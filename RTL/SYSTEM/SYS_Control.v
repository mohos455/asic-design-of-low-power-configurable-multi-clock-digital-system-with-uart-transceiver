==> flow/design.v <==
module SYS_CONTROL #(
    parameter BUS_WIDTH = 8 , Reg_Addr = 4 , ALU_FUN = 4 
) (
    input REF_CLK , SYNC_RST ,
    input [BUS_WIDTH : 0] DATA_sync_out , 
    input [BUS_WIDTH - 1 : 0] Rd_D ,
    input Rd_D_Valid ,
    input [BUS_WIDTH*2 - 1 : 0] ALU_OUT ,
    input ALU_OUT_valid ,
    input FIFO_FULL ,
    output reg WrEn , RdEn , WR_INC ,
    output reg [Reg_Addr-1 : 0] Addr ,
    output reg [BUS_WIDTH - 1 : 0] Wr_D , 
    output reg [BUS_WIDTH - 1 : 0] WR_Data_FIFO , 
    output reg Gate_EN , EN,CLKDIV_EN,
    output reg [ALU_FUN-1 : 0] FUN 
);
    reg [3:0] state_reg , state_next ;
    reg [ALU_FUN-1 : 0] FUN_reg , FUN_next ;
    reg [BUS_WIDTH-1 : 0] Operation, Operation_next ;
    reg [Reg_Addr-1 : 0] Addr_reg , Addr_next;
    reg [BUS_WIDTH*2 - 1 : 0] ALU_reg, ALU_next ;
    localparam  Reg_write =  8'hAA ,
                Reg_read  =  8'hBB ,
                ALU_W_OP  =  8'hCC ,
                ALU_N_OP  =  8'hDD ;
    localparam  IDLE       = 0 ,
                DECODE     = 1 ,
                ADDRESS     = 2 ,  
                WRITE      = 3 ,
                READ       = 4 ,
                ALU_OP_A   = 5 ,
                ALU_OP_B   = 6 ,
                ALU_fun    = 7 ,
                ALU_OUT_1  = 8 ,
                ALU_OUT_2  = 9 ;
    always @(posedge REF_CLK or negedge SYNC_RST) begin
        if(~SYNC_RST) begin
            FUN_reg <= 0 ;
            state_reg <= 0 ;
            ALU_reg<=0 ;
            Addr_reg<= 0 ;
            Operation <= 0;
        end
        else begin
            FUN_reg <= FUN_next ;
            state_reg <= state_next ;
            Operation <= Operation_next;
            ALU_reg<=ALU_next ;
            Addr_reg<= Addr_next ;
        end
    end
    always @(*) begin
        state_next = state_reg ;
        Operation_next = Operation ;
        ALU_next = ALU_reg;
	    Addr_next = Addr_reg ; 
	    FUN_next = FUN_reg;
        case (state_reg)
        IDLE : begin
            if(DATA_sync_out[BUS_WIDTH]) begin
                state_next = DECODE ;
            end
            else begin
                state_next = IDLE ;
            end
        end
        DECODE : begin
            Operation_next = DATA_sync_out[BUS_WIDTH-1:0] ;
            if((DATA_sync_out[BUS_WIDTH-1:0] == Reg_write)|| (DATA_sync_out[BUS_WIDTH-1:0] == Reg_read)) begin
                state_next = ADDRESS ;
            end
            else if(DATA_sync_out[BUS_WIDTH-1:0] == ALU_W_OP) begin
                state_next = ALU_OP_A ;
            end
            else if(DATA_sync_out[BUS_WIDTH-1:0] == ALU_N_OP) begin
                state_next = ALU_fun ;
            end
            else  begin
                state_next = IDLE ;
            end
        end
        ADDRESS : begin
            if(DATA_sync_out[BUS_WIDTH]) begin
                Addr_next = DATA_sync_out[Reg_Addr-1 : 0] ;
                if((Operation == Reg_write))begin
                    state_next = WRITE ;
                end
                else if(Operation == Reg_read) begin
                    state_next = READ ;
                end
                else  begin
                    state_next = IDLE ;
                end
                end
            else begin
                state_next = ADDRESS ;
            end
        end
        WRITE : begin
            if(DATA_sync_out[BUS_WIDTH]) begin
                state_next =  IDLE;
            end
            else begin
                state_next = WRITE ;
            end
        end
        READ : begin
            if(Rd_D_Valid) begin
                state_next = IDLE ;
            end
            else begin
                state_next = READ ;
            end
        end
        ALU_OP_A : begin
            if(DATA_sync_out[BUS_WIDTH]) begin
                state_next = ALU_OP_B ;
            end
            else begin
                state_next = ALU_OP_A ;
            end
        end
        ALU_OP_B : begin
            if(DATA_sync_out[BUS_WIDTH]) begin
                state_next = ALU_fun ;
            end
            else begin
                state_next = ALU_OP_B ;
            end
        end
        ALU_fun : begin
            if(DATA_sync_out[BUS_WIDTH]) begin
                state_next = ALU_OUT_1 ;
                FUN_next = DATA_sync_out[ALU_FUN-1 : 0] ;
            end
            else begin
                state_next = ALU_fun ;
            end
        end
        ALU_OUT_1 : begin
            if(ALU_OUT_valid) begin
                ALU_next = ALU_OUT ;
                state_next = ALU_OUT_2 ;
            end
            else begin
                state_next = ALU_OUT_1 ;
            end
        end
        ALU_OUT_2 : begin
            if(ALU_OUT_valid) begin
                state_next = IDLE ;
            end
            else begin
                state_next = ALU_OUT_2 ;
            end
        end
        default : state_next = IDLE ;
        endcase
    end
    always @(*) begin
        case (state_reg)
        IDLE , DECODE : begin
            WrEn  = 0 ; RdEn = 0 ; WR_INC = 0 ;
            Addr = 0 ;  Wr_D = 0 ; WR_Data_FIFO = 0 ;
            Gate_EN = 0; EN = 0 ; FUN = 0 ; CLKDIV_EN= 1;
        end
        ADDRESS : begin
            if(DATA_sync_out[BUS_WIDTH]) begin
                WrEn  = 0 ; RdEn = 0 ; WR_INC = 0 ;
                Addr = Addr_reg ;  Wr_D = 0 ; WR_Data_FIFO = 0 ;
                Gate_EN = 0; EN = 0 ; FUN = 0 ; CLKDIV_EN= 1;
                end
            else begin
                WrEn  = 0 ; RdEn = 0 ; WR_INC = 0 ;
                Addr = 0 ;  Wr_D = 0 ; WR_Data_FIFO = 0 ;
                Gate_EN = 0; EN = 0 ; FUN = 0 ; CLKDIV_EN= 1;
             end
        end
        WRITE : begin
        if(DATA_sync_out[BUS_WIDTH]) begin
            WrEn  = 1 ; RdEn = 0 ; WR_INC = 0 ;
            Addr = Addr_reg ;  Wr_D = DATA_sync_out[BUS_WIDTH-1:0] ; WR_Data_FIFO = 0 ;
            Gate_EN = 0; EN = 0 ; FUN = 0 ; CLKDIV_EN= 1;
            end
        else begin
            WrEn  = 0 ; RdEn = 0 ; WR_INC = 0 ;
            Addr = Addr_reg ;  Wr_D = 0 ; WR_Data_FIFO = 0 ;
            Gate_EN = 0; EN = 0 ; FUN = 0 ; CLKDIV_EN= 1;
         end
        end
        READ : begin
        if(Rd_D_Valid && !FIFO_FULL) begin
            WrEn  = 0 ; RdEn = 1 ; WR_INC = 1 ;
            Addr = Addr_reg ;  Wr_D = 0 ; WR_Data_FIFO = Rd_D ;
            Gate_EN = 0; EN = 0 ; FUN = 0 ; CLKDIV_EN= 1;
            end
        else begin
            WrEn  = 0 ; RdEn = 1 ; WR_INC = 0 ;
            Addr = Addr_reg ;  Wr_D = 0 ; WR_Data_FIFO = 0 ;
            Gate_EN = 0; EN = 0 ; FUN = 0 ; CLKDIV_EN= 1;
         end
        end
        ALU_OP_A : begin
            if(DATA_sync_out[BUS_WIDTH]) begin
                WrEn  = 1 ; RdEn = 0 ; WR_INC = 0 ;
                Addr = 0 ;  Wr_D = DATA_sync_out[BUS_WIDTH-1:0] ; WR_Data_FIFO = 0 ;
                Gate_EN = 0; EN = 0 ; FUN = 0 ; CLKDIV_EN= 1;
                end
            else begin
                WrEn  = 0 ; RdEn = 0 ; WR_INC = 0 ;
                Addr = 0 ;  Wr_D = 0 ; WR_Data_FIFO = 0 ;
                Gate_EN = 0; EN = 0 ; FUN = 0 ; CLKDIV_EN= 1;
             end
         end
        ALU_OP_B : begin
            if(DATA_sync_out[BUS_WIDTH]) begin
                WrEn  = 1 ; RdEn = 0 ; WR_INC = 0 ;
                Addr = 1 ;  Wr_D = DATA_sync_out[BUS_WIDTH-1:0] ; WR_Data_FIFO = 0 ;
                Gate_EN = 1; EN = 0 ; FUN = 0 ; CLKDIV_EN= 1;
                end
            else begin
                WrEn  = 0 ; RdEn = 0 ; WR_INC = 0 ;
                Addr = 0 ;  Wr_D = 0 ; WR_Data_FIFO = 0 ;
                Gate_EN = 0; EN = 0 ; FUN = 0 ; CLKDIV_EN= 1;
             end
         end
        ALU_fun : begin
            if(DATA_sync_out[BUS_WIDTH]) begin
                WrEn  = 0 ; RdEn = 0 ; WR_INC = 0 ;
                Addr = 0 ;  Wr_D = 0 ; WR_Data_FIFO = 0 ; CLKDIV_EN= 1;
                Gate_EN = 1; EN = 1 ; FUN = FUN_reg ;
                end
            else begin
                WrEn  = 0 ; RdEn = 0 ; WR_INC = 0 ;
                Addr = 0 ;  Wr_D = 0 ; WR_Data_FIFO = 0 ;
                Gate_EN = 0; EN = 0 ; FUN = 0 ; CLKDIV_EN= 1;
             end
        end
        ALU_OUT_1 : begin
            if(ALU_OUT_valid && !FIFO_FULL) begin
                WrEn  = 0 ; RdEn = 0 ; WR_INC = 1;
                Addr = 0 ;  Wr_D = 0 ; WR_Data_FIFO = ALU_reg [BUS_WIDTH - 1: 0];
                Gate_EN = 0; EN = 0 ; FUN = 0 ; CLKDIV_EN= 1;
                end
            else begin
                WrEn  = 0 ; RdEn = 0 ; WR_INC = 0 ;
                Addr = 0 ;  Wr_D = 0 ; WR_Data_FIFO = 0 ;
                Gate_EN = 1; EN = 1 ; FUN = FUN_reg ; CLKDIV_EN= 1;
             end
        end
        ALU_OUT_2 : begin
            if(ALU_OUT_valid && !FIFO_FULL) begin
                WrEn  = 0 ; RdEn = 0 ; WR_INC = 1; CLKDIV_EN= 1;
                Addr = 0 ;  Wr_D = 0 ; WR_Data_FIFO = ALU_reg [2*BUS_WIDTH - 1: BUS_WIDTH];
                Gate_EN = 0; EN = 0 ; FUN = 0 ;
                end
            else begin
                WrEn  = 0 ; RdEn = 0 ; WR_INC = 0 ;
                Addr = 0 ;  Wr_D = 0 ; WR_Data_FIFO = 0 ;
                Gate_EN = 1; EN = 1 ; FUN = FUN_reg ; CLKDIV_EN= 1;
             end
        end
        default : begin
            WrEn  = 0 ; RdEn = 0 ; WR_INC = 0 ;
            Addr = 0 ;  Wr_D = 0 ; WR_Data_FIFO = 0 ;
            Gate_EN = 0; EN = 0 ; FUN = 0 ; CLKDIV_EN= 1;
        end
        endcase
    end
endmodule
Step by step through the tools: SYS_CONTROL
Tool output for the design above, in the order of the flow.
Lines are those of the file above, counted from 1.
Operators: Yosys type, input widths -> output width; for muxes data width and select width s.
Cell names lack the library's common part.
{ "design": {"top": "SYS_CONTROL", "clock": "REF_CLK", "cell_library": "sky130hd", "pvt_corner": "tt_025C_1v80"} }

Word level
Counts by Yosys on the flattened word-level netlist (proc, flatten, opt, wreduce; memories kept). Register bits leave out memories and registers merged into their read ports (data or address); mux counts leave out enables and synchronous resets folded into registers. Print and check cells are left out.
{ "bits": {"ff_bits": 36, "output_inout_bits": 30, "wordCells": 67} }
{ "op_classes": {"equal": 15, "mux": 35, "reduce_and_logical": 12} }
{ "ops": {"columns": ["operator", "count"], "rows": [
  ["$eq 8x8->1 const B", 6],
  ["$pmux 4 s10", 1],
  ["$mux 8", 5],
  ["$pmux 8 s3", 1],
  ["$mux 3", 7],
  ["$mux 4", 5],
  ["$eq 4x3->1 const B", 4],
  ["$pmux 4 s3", 1],
  ["$mux 1", 9],
  ["$eq 4x2->1 const B", 2],
  ["$eq 4x4->1 const B", 2],
  ["$pmux 4 s2", 1],
  ["$reduce_and 2->1", 3],
  ["$reduce_or 2->1", 3],
  ["$pmux 1 s2", 3],
  ["$eq 4x1->1 const B", 1],
  ["$logic_not 4->1", 1],
  ["$mux 2", 2],
  ["$reduce_or 3->1", 1],
  ["$logic_and 1x1->1", 2],
  ["$logic_or 1x1->1", 1],
  ["$logic_not 1->1", 1]
]} }

Logic depth
Depth = most cells in a row (Yosys ltp): at word level without a register or memory, in the mapped netlist without a sequential cell, where the memories' decode and read muxes count.
{ "depth": {"word_depth": 5, "abc_area": 1, "depth_mapped": 8, "mapped_depth_nobuf": 8} }

Mapped cells and area
Yosys stat after the flow's synthesis: flattened, memories mapped to cells. It holds for the ABC_AREA given above (unset counts as 0); a run with the other value may have another netlist.
{ "types": {"columns": ["cell_type", "count", "area_total_um2"], "rows": [
  ["dfrtp_1", 41, 1.03E+03],
  ["nand2_1", 54, 202.694],
  ["nand3_1", 38, 190.182],
  ["mux2_4", 9, 135.13],
  ["inv_1", 32, 120.115],
  ["nor2_1", 27, 101.347],
  ["o21ai_0", 18, 90.086],
  ["mux2_2", 7, 78.826],
  ["buf_4", 4, 30.029],
  ["dfstp_2", 1, 26.275],
  ["o22ai_1", 3, 18.768],
  ["buf_6", 1, 11.261],
  ["nand2_4", 1, 11.261],
  ["buf_2", 2, 10.01],
  ["o21ai_2", 1, 8.758],
  ["inv_2", 2, 7.507],
  ["nand3b_1", 1, 7.507],
  ["o211ai_1", 1, 7.507]
]} }
Other cell types: 6; their cells: 6.
{ "synth_totals": {"cells": 249, "yosys_area_um2": 2113.3, "sequential_area_um2": 1052.3, "flip_flops": 42, "buffers": 8} }

Timing after synthesis
OpenSTA on the mapped netlist: ideal clock, no wires. The path of least setup slack (recovery checks aside). Input and output delay are each 20% of the period. Register names are those of the netlist, which keeps one name where synthesis merged equal registers.
{ "synth_path": {"path_kind": "input port to output port", "start": "input DATA_sync_out[8]", "end": "output Wr_D[0]", "tclk_ps": 1920, "in_delay_ps": 384, "output_delay_ps": 384, "t_arrival_ps": 1140, "required_ps": 1536, "path_slack_ps": 396, "delay_ps": 756, "driving_pins": 5, "n_path_buf": 1, "period_less_setup_slack_ps": 1524} }
"delay_ps" is the arrival time less input delay plus setup time.
At an output port there is no setup time.
"driving_pins": output pins that drive a net of the path, with the launching flip-flop's if there is one; two outputs of one cell count as two.
"period_less_setup_slack_ps" is the clock period less the worst setup slack; recovery checks do not enter. This is arithmetic on one report: input and output delays are still those of the set period (20% each).
The rows between start and end are the longest chain of elaborated cells between them; the timing report does not say that the signal goes this way. Where chains are equally long, one stands for them.
Each line given opens the expression or statement behind the cell; cells for indexed reads and writes are added by Yosys, which also makes memories of some case tables.
{ "synth_between": {"cell_sequence": "buf_4 > inv_1 > nor2_1 > inv_1 > nor2_1", "elab_chain_len": 2} }
{ "synth_lines": {"columns": ["item", "line", "text"], "rows": [
  ["start: declaration", 5, "input [BUS_WIDTH : 0] DATA_sync_out ,"],
  ["$mux 8", 205, "if(DATA_sync_out[BUS_WIDTH]) begin"],
  ["$mux 8", 162, "case (state_reg)"],
  ["end: declaration", 13, "output reg [BUS_WIDTH - 1 : 0] Wr_D ,"]
]} }

Worst path after layout
Path of least setup slack in the final report of run A (OpenROAD, finished layout, wires in). Where an end is a register, its clock arrival counts in the times.
The report prints the path's times to 10 ps; the period is as set.
{ "layout_path": {"path_kind": "flip-flop to output port", "start": "register (no name shown)", "end": "output Wr_D[7]", "tclk_ps": 1340, "output_delay_ps": 270, "t_arrival_ps": 1300, "required_ps": 1070, "path_slack_ps": -220, "driving_pins": 6, "n_path_buf": 1} }
{ "layout_between": {"cell_sequence": "dfrtp_1 > nor3_4 > nor2_2 > inv_2 > nor2_1 > buf_2"} }
{ "layout_lines": {"columns": ["item", "line", "text"], "rows": [
  ["end: declaration", 13, "output reg [BUS_WIDTH - 1 : 0] Wr_D ,"]
]} }
Chain of elaborated cells between the ends: none given.

--- measured runs ---
Top module SYS_CONTROL; platform sky130hd; tools Yosys and OpenROAD; 2 stored runs in no particular order. Input and output delays are each 20% of the period that was set; the output load is 0.01 pF.
By "timing.achieved_period_ps" is meant the clock period of the run minus its worst setup slack. This is arithmetic on one report: input and output delays are still those of the set period (20% each).
"worstPathTime_ps" is the time allowed to the run's worst setup path (the clock period less input and output delay, where it has them) less its slack. Clock arrival times count: a late capture clock shortens it, a late launch clock lengthens it.
"power_uw" rests on the timing tool's default activity at the inputs, not on a simulated workload.
"worstPathTime_ps" is given in steps of 10 ps.
[
  {
    "run": "run A",
    "settings": { "period_ns": 1.34, "CORE_UTILIZATION": 19, "SETUP_SLACK_MARGIN": 0.02, "PLACE_DENSITY_LB_ADDON": 0.17, "CORE_ASPECT_RATIO": 1.37, "CELL_PAD_IN_SITES_DETAIL_PLACEMENT": 0, "ABC_AREA": 1, "CTS_CLUSTER_SIZE": 40, "CAP_MARGIN": 30, "CORE_MARGIN": 2, "SLEW_MARGIN": 20 },
    "results": { "worstPathTime_ps": 1300, "worstPathKind": "flip-flop to output port", "final_die_area_um2": 11992.7, "timing.achieved_period_ps": 1565, "layout_utilization_pct": 34.3, "worst_setup_slack_ps": -225, "final_cell_area_um2": 3763.6, "power_uw": 3463, "total_negative_slack_ps": -4592, "timing.hold.ws_ps": 404, "synthesis_area_um2": 2113.3 }
  },
  {
    "run": "run B",
    "settings": { "period_ns": 0.89, "CORE_UTILIZATION": 58, "PLACE_DENSITY_LB_ADDON": 0.11, "CORE_ASPECT_RATIO": 0.52, "CELL_PAD_IN_SITES_GLOBAL_PLACEMENT": 3, "GPL_ROUTABILITY_DRIVEN": 1, "CTS_CLUSTER_SIZE": 11, "MIN_ROUTING_LAYER": "met2", "MAX_ROUTING_LAYER": "met4", "CAP_MARGIN": 20, "CORE_MARGIN": 2, "SLEW_MARGIN": 20 },
    "outcome": "unfinished; error FLW-0024 in placement"
  }
]
--- end ---
